==> flow/design.v <==
module btn_in(
    input       clock,
    input       n_reset,
    input        btn_in,
    output reg   btn_out
);
parameter max_cnt = 20'd10000000;  
reg [19:0] cnt;
always@(negedge n_reset, posedge clock)
    if(!n_reset)
        cnt <= 0;
    else
        cnt <= (cnt == max_cnt) ? 20'b0 : cnt + 1;
reg btn_1d, btn_2d;
always@(negedge n_reset, posedge clock)
    if(!n_reset) begin
        btn_1d <= 0;
        btn_2d <= 0;
    end
    else begin
        btn_1d <= btn_in;
        btn_2d <= btn_1d;
    end
reg btn1, btn2;
always@(negedge n_reset, posedge clock)
    if(!n_reset) begin
        btn1 <= 0;
        btn2 <= 0;
    end
    else begin
        btn1 <= (cnt == max_cnt) ? btn_2d : btn1;
        btn2 <= (cnt == max_cnt) ? btn1 : btn2;
    end
always@(negedge n_reset, posedge clock)
    if(!n_reset)
        btn_out <= 0;
    else
        btn_out <= ((cnt == max_cnt) & btn1 & ~btn2) ? 1'b1 : 1'b0;
endmodule
Step by step through the tools: btn_in
The steps from the RTL of btn_in to its reports follow in flow order.
Lines are those of the file above, counted from 1.
Operators: Yosys type, input widths -> output width; for muxes data width and select width s.
{"block": "inputs", "design": "btn_in", "clock_port": "clock", "cell_library": "sky130hd", "corner": "tt_025C_1v80"}

Elaborated design
Counts by Yosys on the flattened word-level netlist (proc, flatten, opt, wreduce; memories kept). Register bits leave out memories and registers merged into their read ports (data or address); mux counts leave out enables and synchronous resets folded into registers. Print and check cells are left out. Cells with the same type and inputs are merged into one.
{"block": "classes", "addsub": 1, "n_mul": 0, "div_mod_pow": 0, "n_cmp": 0, "eq_ne": 1, "n_shift": 0, "n_mux": 2, "logic": 3, "reduce_logical": 0}
{"block": "ops", "cell": "$add 20x1->20 const B", "count": 1}
{"block": "ops", "cell": "$eq 20x20->1 const B", "count": 1}
{"block": "ops", "cell": "$mux 20", "count": 1}
{"block": "ops", "cell": "$and 1x1->1", "count": 2}
{"block": "ops", "cell": "$not 1->1", "count": 1}
{"block": "ops", "cell": "$mux 1", "count": 1}
{"block": "bits", "regBits": 25, "latch_bits": 0, "mem_bits_rw": 0, "mem_bits_ro": 0, "clocked_rd_ports_x_width": 0, "memories": 0, "output_inout_bits": 1, "elab_cells": 13}

Longest topological paths
Depth = most cells in a row (Yosys ltp): at word level without a register or memory, in the mapped netlist without a sequential cell, where the memories' decode and read muxes count.
{"block": "logic_depth", "depth_word": 4, "abc_area": 0, "ltp_mapped": 7, "ltp_nobuf": 6}

Mapped cells and area
The flow's flattened synthesis, as Yosys stat reports it; memories are mapped. The netlist is that of the ABC_AREA named above (0 if unset); the other value can give another one.
{"block": "types", "type": "sky130_fd_sc_hd__dfrtp_1", "count": 25}
{"block": "types", "type": "sky130_fd_sc_hd__xnor2_1", "count": 11}
{"block": "types", "type": "sky130_fd_sc_hd__nor2_1", "count": 12}
{"block": "types", "type": "sky130_fd_sc_hd__xor2_1", "count": 5}
{"block": "types", "type": "sky130_fd_sc_hd__nand3_1", "count": 7}
{"block": "types", "type": "sky130_fd_sc_hd__ha_1", "count": 2}
{"block": "types", "type": "sky130_fd_sc_hd__nand4_1", "count": 4}
{"block": "types", "type": "sky130_fd_sc_hd__inv_1", "count": 6}
{"block": "types", "type": "sky130_fd_sc_hd__mux2_2", "count": 2}
{"block": "types", "type": "sky130_fd_sc_hd__nand4_4", "count": 1}
{"block": "types", "type": "sky130_fd_sc_hd__nor4_1", "count": 3}
{"block": "types", "type": "sky130_fd_sc_hd__and4_1", "count": 2}
{"block": "types", "type": "sky130_fd_sc_hd__nor4b_1", "count": 2}
{"block": "types", "type": "sky130_fd_sc_hd__nand4_2", "count": 1}
{"block": "types", "type": "sky130_fd_sc_hd__and4_4", "count": 1}
{"block": "types", "type": "sky130_fd_sc_hd__nand2_1", "count": 3}
{"block": "types", "type": "sky130_fd_sc_hd__or4_4", "count": 1}
{"block": "types", "type": "sky130_fd_sc_hd__and4_2", "count": 1}
Not listed: further types 13, cells in them 13.
{"block": "synth_totals", "mapped_cells": 102, "yosys_area_um2": 1161.1, "ffs": 25, "n_buf": 2}

Timing after synthesis
Path of least setup slack by OpenSTA after synthesis, without wires, with an ideal clock, recovery checks aside; 20% of the period is set as input and as output delay. Where synthesis merged equal registers, the netlist keeps one of their names.
{"block": "synth_timing", "path_kind": "flip-flop to flip-flop", "start": "register cnt[0]", "end": "register btn1", "period_ps": 2990, "t_first_pin_ps": 0, "arrival_time_ps": 1505, "t_required_ps": 2865, "setup_slack_ps": 1360, "path_delay_ps": 1630, "stages": 7, "n_path_buf": 0, "period_less_setup_slack_ps": 1630}
"path_delay_ps" = arrival - input delay + setup time.
"stages": output pins that drive a net of the path, with the launching flip-flop's if there is one; two outputs of one cell count as two.
"period_less_setup_slack_ps" = period - worst setup slack (recovery checks aside). The figure is calculated, with input and output delays left at 20% of the set period.
Between the ends stands the longest chain of elaborated cells between them, by number of cells; it is not shown to be the way that was timed. Of several equally long chains one is given.
A line is the first line of the expression or statement that the cell stems from. Yosys adds cells for indexed reads and writes and turns some case tables into memories.
{"block": "synth_between", "path_cell_list": "sky130_fd_sc_hd__dfrtp_1 > sky130_fd_sc_hd__inv_1 > sky130_fd_sc_hd__ha_1 > sky130_fd_sc_hd__nor4b_1 > sky130_fd_sc_hd__nand4_1 > sky130_fd_sc_hd__nor3_2 > sky130_fd_sc_hd__mux2_2", "elab_chain_cells": 1}
{"block": "synth_lines", "item": "from (decl)", "line": 8, "rtl": "reg [19:0] cnt;"}
{"block": "synth_lines", "item": "from (assign)", "line": 11, "rtl": "cnt <= 0;"}
{"block": "synth_lines", "item": "from (assign)", "line": 13, "rtl": "cnt <= (cnt == max_cnt) ? 20'b0 : cnt + 1;"}
{"block": "synth_lines", "item": "$eq 20x20->1", "line": 31, "rtl": "btn1 <= (cnt == max_cnt) ? btn_2d : btn1;"}
{"block": "synth_lines", "item": "to (assign)", "line": 27, "rtl": "btn1 <= 0;"}
{"block": "synth_lines", "item": "to (assign)", "line": 31}
{"block": "synth_lines", "item": "to (decl)", "line": 24, "rtl": "reg btn1, btn2;"}

Timing after layout
Path of least setup slack in the final report of run 1 (OpenROAD, finished layout, wires in). Where an end is a register, its clock arrival counts in the times.
The path's times are printed in steps of 10 ps; the period is the one set.
{"block": "layout_timing", "path_kind": "flip-flop to flip-flop", "start": "register cnt[0]", "end": "register btn1", "period_ps": 2880, "t_first_pin_ps": 300, "arrival_time_ps": 2010, "t_required_ps": 3080, "setup_slack_ps": 1070, "stages": 7, "n_path_buf": 0}
Between the ends stands the longest chain of elaborated cells between them, by number of cells; it is not shown to be the way that was timed. Of several equally long chains one is given.
{"block": "layout_between", "path_cell_list": "sky130_fd_sc_hd__dfrtp_1 > sky130_fd_sc_hd__inv_1 > sky130_fd_sc_hd__ha_1 > sky130_fd_sc_hd__nor4b_1 > sky130_fd_sc_hd__nand4_1 > sky130_fd_sc_hd__nor3_2 > sky130_fd_sc_hd__mux2_2", "elab_chain_cells": 1}
{"block": "layout_lines", "item": "from (decl)", "line": 8, "rtl": "reg [19:0] cnt;"}
{"block": "layout_lines", "item": "from (assign)", "line": 11, "rtl": "cnt <= 0;"}
{"block": "layout_lines", "item": "from (assign)", "line": 13, "rtl": "cnt <= (cnt == max_cnt) ? 20'b0 : cnt + 1;"}
{"block": "layout_lines", "item": "$eq 20x20->1", "line": 31, "rtl": "btn1 <= (cnt == max_cnt) ? btn_2d : btn1;"}
{"block": "layout_lines", "item": "to (assign)", "line": 27, "rtl": "btn1 <= 0;"}
{"block": "layout_lines", "item": "to (assign)", "line": 31}
{"block": "layout_lines", "item": "to (decl)", "line": 24, "rtl": "reg btn1, btn2;"}

btn_in through Yosys and OpenROAD on sky130hd: 2 stored runs, unordered, with their settings and measured results. The constraints put input and output delay at 20% of the set period each and load the outputs with 0.01 pF.
"timing.achieved_period_ps" = clock period - worst setup slack. The figure is calculated, with input and output delays left at 20% of the set period.
"worst_path_ps": the worst setup path's part of the clock period (all of it between registers, 20% less for each end at a port) less its slack. A launch clock that arrives late makes it longer, a capture clock that arrives late makes it shorter.
"power.total_uw": no workload was simulated; the value follows from the tool's default switching activity.
"worst_path_ps" is given in steps of 10 ps.

{"run": "run 1", "settings": { "period_ns": 2.88, "CAP_MARGIN": 20, "CORE_MARGIN": 2, "CORE_UTILIZATION": 40, "SLEW_MARGIN": 20 }, "results": { "synthArea_um2": 1161.1, "final_die_area_um2": 3349.5, "finish.stdcell_area_um2": 1258.7, "util_pct": 45.6, "worst_setup_slack_ps": 1075, "setup_tns_ps": 0, "hold_ws_ps": 364, "power.total_uw": 514.3, "timing.achieved_period_ps": 1805, "worst_path_ps": 1810, "critical_path_kind": "flip-flop to flip-flop" }}
{"run": "run 2", "settings": { "period_ns": 3.26, "CORE_UTILIZATION": 40, "SETUP_SLACK_MARGIN": 0.5, "PLACE_DENSITY_LB_ADDON": 0.07, "CORE_ASPECT_RATIO": 0.56, "TNS_END_PERCENT": 25, "GPL_TIMING_DRIVEN": 1, "GPL_ROUTABILITY_DRIVEN": 1, "CTS_CLUSTER_SIZE": 73, "CTS_CLUSTER_DIAMETER": 203, "MIN_ROUTING_LAYER": "met1", "CAP_MARGIN": 20, "CORE_MARGIN": 2, "SLEW_MARGIN": 20 }, "results": { "synthArea_um2": 1161.1, "final_die_area_um2": 3368.1, "finish.stdcell_area_um2": 1290.0, "util_pct": 47.5, "worst_setup_slack_ps": 1351, "setup_tns_ps": 0, "hold_ws_ps": 355, "power.total_uw": 500.8, "timing.achieved_period_ps": 1909, "worst_path_ps": 1910, "critical_path_kind": "flip-flop to flip-flop" }}
